==> flow/design.v <==
module FIFO(input clk, rst, wr, rd, 
            input [7:0] din,output reg [7:0] dout,
            output reg empty, full);
  reg [3:0] wptr = 0,rptr = 0,cnt = 0;
  reg [7:0] mem [15:0];
  always@(posedge clk)
    begin
      if(rst== 1'b1)
         begin
           cnt <= 0;
           wptr <= 0;
           rptr <= 0;
         end
      else if(wr && !full)
          begin
            if(cnt < 15) begin
            mem[wptr] <= din;
            wptr <= wptr + 1;
            cnt <= cnt + 1;
            end
          end
      else if (rd && !empty)
        begin
          if(cnt > 0) begin
          dout <= mem[rptr];
          rptr <= rptr + 1;
          cnt <= cnt - 1;
          end
        end 
      if(wptr == 15)
         wptr <= 0;
      if(rptr == 15)
         rptr <= 0;
    end
  assign empty = (cnt == 0) ? 1'b1 : 1'b0;
  assign full = (cnt == 15) ? 1'b1 : 1'b0;
endmodule
# Reports on FIFO

Tool output for the design above, in the order of the flow.
Line numbers count from 1 in the design file above.
A cell with -- has no value.

Top: FIFO
Clock port: clk
Standard-cell library: sky130hd
Corner: tt_025C_1v80

# Elaborated design

Source: Yosys, flattened and elaborated, memories not mapped. Widths are those after wreduce. Registers that Yosys merges into a memory's read port (data or address) are not register bits. Print and check cells do not count. Equal cells are merged and count once.
Yosys's memory passes give these memory sizes; they may raise the number of words (mostly to a power of two), join words into wider ones and drop unused or constant bits.

Bits in registers: 12
Memory bits (writable): 128
Clocked read ports x word width: 8
Memories kept: 1
Bits of input ports: 12
Output and inout port bits: 10
Elaborated cells: 44

$add $sub $neg: 4
Order comparisons: 2
Equal/unequal tests: 4
Mux-type cells: 15
Bitwise gates (word level): 2
Reductions and logical operators: 13

Memories:

| memory | depth | bits a word | read ports | wr ports | RTL line | source |
| mem    | 16    | 8           | 1          | 1        | 5        | `reg [7:0] mem [15:0];` |

Operator list:

| operator                                                                         | number |
| 4-bit two-way mux                                                                | 7 |
| 8-bit two-way mux                                                                | 3 |
| 4-bit by 1-bit adder with 4-bit output (second input constant)                   | 3 |
| 4-bit == test (second input constant)                                            | 3 |
| 3-bit AND reduction                                                              | 2 |
| 1-bit two-way mux                                                                | 5 |
| 2-bit nonzero test                                                               | 2 |
| 2-bit OR reduction                                                               | 2 |
| 4-bit by 1-bit subtractor with 4-bit output (second input constant)              | 1 |
| 4-bit by 1-bit greater-than comparator with 1-bit output (second input constant) | 1 |
| 4-bit less-than comparator (second input constant)                               | 1 |
| 4-bit logical NOT                                                                | 1 |
| 4-bit AND reduction                                                              | 1 |
| 1-bit logical AND                                                                | 2 |
| 1-bit NOT                                                                        | 2 |
| 1-bit logical NOT                                                                | 2 |
| 2-bit by 1-bit != test with 1-bit output (second input constant)                 | 1 |
| 2-bit AND reduction                                                              | 1 |

# Depth

Longest topological path by Yosys (ltp), each cell counted once; first at word level (registers and memories cut), then after technology mapping (sequential cells cut; the memories' decode and read muxes count).

Word-level depth: 6
ABC_AREA: 0
Mapped depth: 7
Depth with buffers taken out: 7

# Netlist

Yosys stat after the flow's synthesis: flattened, memories mapped to cells. It holds for the ABC_AREA given above (unset counts as 0); a run with the other value may have another netlist.

Cell count: 311
Mapped area: 5,846.9 um^2
Sequential part of the area: 4,324.1 um^2
Flip-flops: 148
Buffer cells: 15

Cell types:

| cell type                  | number | area in all (um^2) |
| sky130_fd_sc_hd__edfxtp_1  | 136    | 4.08E+03 |
| sky130_fd_sc_hd__mux4_2    | 32     | 720.691 |
| sky130_fd_sc_hd__dfxtp_1   | 12     | 240.23 |
| sky130_fd_sc_hd__a22oi_1   | 16     | 120.115 |
| sky130_fd_sc_hd__ha_1      | 7      | 87.584 |
| sky130_fd_sc_hd__nor2_1    | 23     | 86.333 |
| sky130_fd_sc_hd__nand2_1   | 18     | 67.565 |
| sky130_fd_sc_hd__mux2i_1   | 4      | 40.038 |
| sky130_fd_sc_hd__clkbuf_1  | 8      | 30.029 |
| sky130_fd_sc_hd__nor3_1    | 6      | 30.029 |
| sky130_fd_sc_hd__a2111oi_4 | 1      | 27.526 |
| sky130_fd_sc_hd__xnor2_1   | 3      | 26.275 |
| sky130_fd_sc_hd__xor2_1    | 3      | 26.275 |
| sky130_fd_sc_hd__buf_2     | 5      | 25.024 |
| sky130_fd_sc_hd__nand3_1   | 5      | 25.024 |
| sky130_fd_sc_hd__fa_1      | 1      | 20.019 |
| sky130_fd_sc_hd__inv_1     | 5      | 18.768 |
| sky130_fd_sc_hd__nor2b_1   | 3      | 18.768 |

Not listed: further types 17, cells in them 23.

# Path before layout

Path of least setup slack by OpenSTA after synthesis, without wires, with an ideal clock, recovery checks aside; 20% of the period is set as input and as output delay. Where synthesis merged equal registers, the netlist keeps one of their names.

Path kind: input -> register
Start point: in wr
End point: mem mem[3][0]
Period: 2.22 ns
External input delay: 0.444 ns
Setup time: 0.383 ns
Time at the first pin: 0.444 ns
Arrival: 1.761 ns
Data required time: 1.837 ns
Slack: 0.076 ns
Delay of the path: 1.700 ns
Stages on the path: 5
Path buffers: 1
Synthesis period reached: 2.144 ns

"delay of the path" = arrival - input delay + setup time.
"stages on the path" counts driving pins, that of a launching flip-flop among them; a cell with two outputs on the path counts twice.
"synthesis period reached" = period - worst setup slack (recovery checks aside). The figure is calculated, with input and output delays left at 20% of the set period.
Between the ends stands the longest chain of elaborated cells between them, by number of cells; it is not shown to be the way that was timed. Of several equally long chains one is given.
A line is the first line of the expression or statement that the cell stems from. Yosys adds cells for indexed reads and writes and turns some case tables into memories.
The path ends at the enable pin of a flip-flop; only ways to that pin are counted.

Cell sequence: sky130_fd_sc_hd__buf_2 > sky130_fd_sc_hd__inv_1 > sky130_fd_sc_hd__nor3_1 > sky130_fd_sc_hd__nand2_1 > sky130_fd_sc_hd__nor3_1
Length of the longest elaborated chain: 3
Elaborated cells between the ends (all ways): 5
RTL lines with such cells: 2
Classes of those cells: mux (4); reduce/logical (1)

Ends and longest elaborated chain, after synthesis:

| element           | RTL line | source |
| start, declared   | 1        | `module FIFO(input clk, rst, wr, rd,` |
| 1-bit logical AND | 14       | `else if(wr && !full)` |
| 4-bit two-way mux | 14       |  |
| 4-bit two-way mux | 8        | `if(rst== 1'b1)` |
| end, declared     | 5        | `reg [7:0] mem [15:0];` |

# Timing after layout

From the final timing report of stored run 1: the path of least setup slack in the routed layout; clock arrival at registers is part of the times.

Path kind: register -> output
Start point: reg cnt[0]
End point: out full
Period: 2.51 ns
Output delay: 0.50 ns
Time at the first pin: 0.42 ns
Arrival: 1.94 ns
Data required time: 2.01 ns
Slack: 0.06 ns
Stages on the path: 4
Path buffers: 1

Between the ends stands the longest chain of elaborated cells between them, by number of cells; it is not shown to be the way that was timed. Of several equally long chains one is given.
A register here has more assigning lines than the two given.

Cell sequence: sky130_fd_sc_hd__dfxtp_1 > sky130_fd_sc_hd__nand4_1 > sky130_fd_sc_hd__inv_1 > sky130_fd_sc_hd__clkdlybuf4s50_1
Length of the longest elaborated chain: 2
Elaborated cells between the ends (all ways): 2
RTL lines with such cells: 1
Classes of those cells: eq/ne (1); mux (1)

Ends and longest elaborated chain, post-layout:

| element           | RTL line | source |
| start, declared   | 4        | `reg [3:0] wptr = 0,rptr = 0,cnt = 0;` |
| start, assigned   | 19       | `cnt <= cnt + 1;` |
| start, assigned   | 27       | `cnt <= cnt - 1;` |
| 4-bit == test     | 36       | `assign full = (cnt == 15) ? 1'b1 : 1'b0;` |
| 1-bit two-way mux | 36       |  |
| end, declared     | 3        | `output reg empty, full);` |

Measured results for FIFO: 2 stored runs of the Yosys and OpenROAD flow on sky130hd. The settings differ; the order carries no meaning. The constraints put input and output delay at 20% of the set period each and load the outputs with 0.01 pF.
"achieved period" means the clock period less the worst setup slack. The figure is calculated, with input and output delays left at 20% of the set period.
"critical setup path time" = time allowed to the worst setup path (clock period - input delay - output delay, where it has them) - its slack; a late launch clock adds to it, a late capture clock takes from it.
By "total design power" is meant OpenSTA's value without simulated activity: inputs other than the clock are taken to toggle once in ten clock periods, and the tool carries that through the logic.
Settings: - = not set for that run.

| item                                          | stored run 1       | stored run 2       |
| period_ns                                     | 2.51               | 1.66               |
| SETUP_SLACK_MARGIN                            | -0.23              | 0.11               |
| CAP_MARGIN                                    | 20                 | 30                 |
| CORE_MARGIN                                   | 2                  | 2                  |
| CORE_UTILIZATION                              | 40                 | 30                 |
| SLEW_MARGIN                                   | 20                 | 20                 |
| PLACE_DENSITY_LB_ADDON                        | -                  | 0.07               |
| CELL_PAD_IN_SITES_GLOBAL_PLACEMENT            | -                  | 0                  |
| ABC_AREA                                      | -                  | 1                  |
| GPL_ROUTABILITY_DRIVEN                        | -                  | 0                  |
| CTS_CLUSTER_SIZE                              | -                  | 97                 |
| CTS_CLUSTER_DIAMETER                          | -                  | 325                |
| post-synthesis cell area (um^2)               | 5,846.9            | 6,107.1            |
| standard-cell area of the final layout (um^2) | 6,982.9            | 7,810.0            |
| critical setup path time (ns)                 | 1.94               | 1.22               |
| worst path kind                               | register -> output | register -> output |
| total design power (mW)                       | 5.855              | 9.139              |
| worst hold slack after layout (ns)            | 0.537              | 0.498              |
| area inside the die boundary (um^2)           | 15,600.0           | 21,515.0           |
| worst slack on setup checks (ns)              | 0.064              | 0.113              |
| achieved period (ns)                          | 2.446              | 1.547              |
