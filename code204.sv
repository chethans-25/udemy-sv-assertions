==> flow/design.v <==
`timescale 1ns/1ps
module add(
 input [7:0] a,b,input clk,
output reg [8:0] sum 
);
  always@(posedge clk) begin
    sum <= a + b;
  end
endmodule
interface add_intf();
logic clk;  
logic [7:0] a;
logic [7:0] b;
logic [8:0] sum;
endinterface
# --- Tool chain data of add ---
# Tool output for the design above, in the order of the flow.
# Lines are those of the file above, counted from 1.
# Operators carry their Yosys type and port widths (W data, S select, Z words).
# Cell names lack the library's common part.
setup:
  design: "add"
  clk_port: "clk"
  library: "sky130hd"
  pvt_corner: "tt_025C_1v80"

# --- Elaborated design ---
# Counts by Yosys on the flattened word-level netlist (proc, flatten, opt, wreduce; memories kept). Register bits leave out memories and registers merged into their read ports (data or address); mux counts leave out enables and synchronous resets folded into registers. Print and check cells are left out. Cells with the same type and inputs are merged into one.
bits:
  regBits: 9
  in_bits: 17
  output_inout_bits: 9
  word_cells: 2
classes:
  n_addsub: 1
op_table:
  columns: ["cell", "count"]
  rows:
  - ["$add A8 B8 Y9", 1]

# --- Depth ---
# Yosys ltp: most cells in a row. Word level: on the elaborated netlist, between registers, memories and ports. Mapped: between sequential cells and ports; inverters and the memories' decode and read muxes count.
depth:
  depth_word: 1
  abc_area: 1
  depth_mapped: 8
  ltp_nobuf: 8

# --- Synthesis result ---
# The flow's flattened synthesis, as Yosys stat reports it; memories are mapped. The netlist is that of the ABC_AREA named above (0 if unset); the other value can give another one.
types:
  columns: ["cell_type", "count", "area_total_um2"]
  rows:
  - ["dfxtp_1", 9, 180.173]
  - ["ha_1", 8, 100.096]
  - ["nand2_1", 22, 82.579]
  - ["inv_1", 7, 26.275]
  - ["fa_1", 1, 20.019]
  - ["nand3b_4", 1, 20.019]
  - ["nand2_2", 3, 18.768]
  - ["or2_4", 2, 17.517]
  - ["xnor2_1", 2, 17.517]
  - ["a21oi_1", 3, 15.014]
  - ["nand3_1", 3, 15.014]
  - ["nand3_2", 1, 10.01]
  - ["xor2_1", 1, 8.758]
  - ["nand3b_1", 1, 7.507]
  - ["nor2_1", 2, 7.507]
  - ["nor2_2", 1, 6.256]
  - ["inv_2", 1, 3.754]
mapped:
  stdcells: 68
  synth_area_um2: 556.8
  flip_flops: 9

# --- Timing after synthesis ---
# OpenSTA on the mapped netlist: ideal clock, no wires. The path of least setup slack (recovery checks aside). Input and output delay are each 20% of the period. Register names are those of the netlist, which keeps one name where synthesis merged equal registers.
synth_path:
  path_type: "input to register"
  startpoint: "input port a[0]"
  endpoint: "register sum[8]"
  period_ps: 1790
  setup_ps: 115
  arrival_ps: 1336
  path_slack_ps: 340
  delay_ps: 1093
  driving_pins: 8
  path_buffers: 0
  synth_period_reached_ps: 1450
# "delay_ps" is the arrival time less input delay plus setup time.
# "driving_pins" counts driving pins, that of a launching flip-flop among them; a cell with two outputs on the path counts twice.
# "synth_period_reached_ps" is the clock period less the worst setup slack; recovery checks do not enter. This is arithmetic on one report: input and output delays are still those of the set period (20% each).
# The rows between start and end are the longest chain of elaborated cells between them; the timing report does not say that the signal goes this way. Where chains are equally long, one stands for them.
# Each line given opens the expression or statement behind the cell; cells for indexed reads and writes are added by Yosys, which also makes memories of some case tables.
synth_between:
  path_cell_list: "ha_1 fa_1 nand2_1 nand2_1 nand3b_4 nand2_1 nand2_1 nand2_1"
  elab_chain_cells: 1
  cells_between: 1
  classes_between: "1 x add/sub"
synth_rtl:
  columns: ["item", "line", "rtl"]
  rows:
  - ["from (decl)", 3, "input [7:0] a,b,input clk,"]
  - ["$add A8 B8 Y9", 7, "sum <= a + b;"]
  - ["to (assign)", 7, null]
  - ["to (decl)", 4, "output reg [8:0] sum"]

# --- Path in the finished layout ---
# Path of least setup slack in the final report of stored run 2 (OpenROAD, finished layout, wires in). Where an end is a register, its clock arrival counts in the times.
# The report prints the path's times to 10 ps; the period is as set.
layout_path:
  path_type: "input to register"
  startpoint: "input port a[6]"
  endpoint: "register sum[7]"
  period_ps: 1480
  setup_ps: 100
  arrival_ps: 1560
  path_slack_ps: 90
  driving_pins: 8
  path_buffers: 1
# The rows between start and end are the longest chain of elaborated cells between them; the timing report does not say that the signal goes this way. Where chains are equally long, one stands for them.
layout_between:
  path_cell_list: "clkdlybuf4s50_1 ha_1 nand2_1 nand2_1 a21oi_2 nand2_1 nand2_1 nand2_1"
  elab_chain_cells: 1
  cells_between: 1
  classes_between: "1 x add/sub"
layout_rtl:
  columns: ["item", "line", "rtl"]
  rows:
  - ["from (decl)", 3, "input [7:0] a,b,input clk,"]
  - ["$add A8 B8 Y9", 7, "sum <= a + b;"]
  - ["to (assign)", 7, null]
  - ["to (decl)", 4, "output reg [8:0] sum"]

Module add, platform sky130hd: 2 stored runs of the flow (Yosys, OpenROAD) with differing settings, in no particular order. Input and output delays are each 20% of the period that was set; the output load is 0.01 pF.
"timing.achieved_period_ps" means the clock period less the worst setup slack. The figure is calculated, with input and output delays left at 20% of the set period.
"critical_path_time_ps" is the time allowed to the run's worst setup path (the clock period less input and output delay, where it has them) less its slack. Clock arrival times count: a late capture clock shortens it, a late launch clock lengthens it.
By "totalPower_w" is meant OpenSTA's value without simulated activity: inputs other than the clock are taken to toggle once in ten clock periods, and the tool carries that through the logic.
"critical_path_time_ps" is known to 10 ps.

--- stored run 1 ---
==> flow/run.sh <==
#!/bin/bash
# the make line also repeats the synthesis and layout settings of config.mk as NAME=value (left out here)
make -C /OpenROAD-flow-scripts/flow DESIGN_CONFIG=/design/flow/config.mk WORK_HOME=/design/flow/orfs CLKGATE_MAP_FILE= finish
==> flow/config.mk <==
export PLATFORM = sky130hd
export DESIGN_NAME = add
export DESIGN_NICKNAME = add
export VERILOG_FILES = /design/flow/design.v
export SDC_FILE = /design/flow/constraint.sdc
export NUM_CORES = 4
export LEC_CHECK = 0
export CAP_MARGIN = 20
export CELL_PAD_IN_SITES_DETAIL_PLACEMENT = 0
export CORE_ASPECT_RATIO = 1.16
export CORE_MARGIN = 2
export CORE_UTILIZATION = 57
export CTS_CLUSTER_DIAMETER = 366
export CTS_CLUSTER_SIZE = 30
export GPL_ROUTABILITY_DRIVEN = 0
export HOLD_SLACK_MARGIN = 0.2
export MAX_ROUTING_LAYER = met4
export PLACE_DENSITY_LB_ADDON = 0.02
export SETUP_SLACK_MARGIN = 0.39
export SLEW_MARGIN = 35
export TNS_END_PERCENT = 50
==> flow/constraint.sdc <==
create_clock -name core_clock -period 1.99 [get_ports {clk}]
set_input_delay 0.3980 -clock core_clock [delete_from_list [all_inputs] [get_ports {clk}]]
set_output_delay 0.3980 -clock core_clock [all_outputs]
set_load 0.01 [all_outputs]

==> results, as YAML <==
outcome: "incomplete, floorplanning halted on PDN-0185"

--- stored run 2 ---
==> flow/run.sh <==
#!/bin/bash
# the make line also repeats the synthesis and layout settings of config.mk as NAME=value (left out here)
make -C /OpenROAD-flow-scripts/flow DESIGN_CONFIG=/design/flow/config.mk WORK_HOME=/design/flow/orfs CLKGATE_MAP_FILE= finish
==> flow/config.mk <==
export PLATFORM = sky130hd
export DESIGN_NAME = add
export DESIGN_NICKNAME = add
export VERILOG_FILES = /design/flow/design.v
export SDC_FILE = /design/flow/constraint.sdc
export NUM_CORES = 4
export LEC_CHECK = 0
export ABC_AREA = 1
export CAP_MARGIN = 20
export CORE_MARGIN = 5
export CORE_UTILIZATION = 28
export GPL_ROUTABILITY_DRIVEN = 0
export GPL_TIMING_DRIVEN = 1
export MIN_ROUTING_LAYER = met2
export PLACE_DENSITY = 0.9
export SETUP_SLACK_MARGIN = 0.07
export SLEW_MARGIN = 20
==> flow/constraint.sdc <==
create_clock -name core_clock -period 1.48 [get_ports {clk}]
set_input_delay 0.2960 -clock core_clock [delete_from_list [all_inputs] [get_ports {clk}]]
set_output_delay 0.2960 -clock core_clock [all_outputs]
set_load 0.01 [all_outputs]

==> results, as YAML <==
results:
  ws_hold_ps: 399
  totalPower_w: 0.0008164
  synth_area_um2: 556.8
  critical_path_time_ps: 1090
  timing.worst_path_kind: "input to register"
  timing.achieved_period_ps: 1390
  setup_ws_ps: 90
  design_die_area_um2: 2980.1
  finalUtil_pct: 50.7
  cell_area_final_um2: 974.7
  final_setup_tns_ps: 0
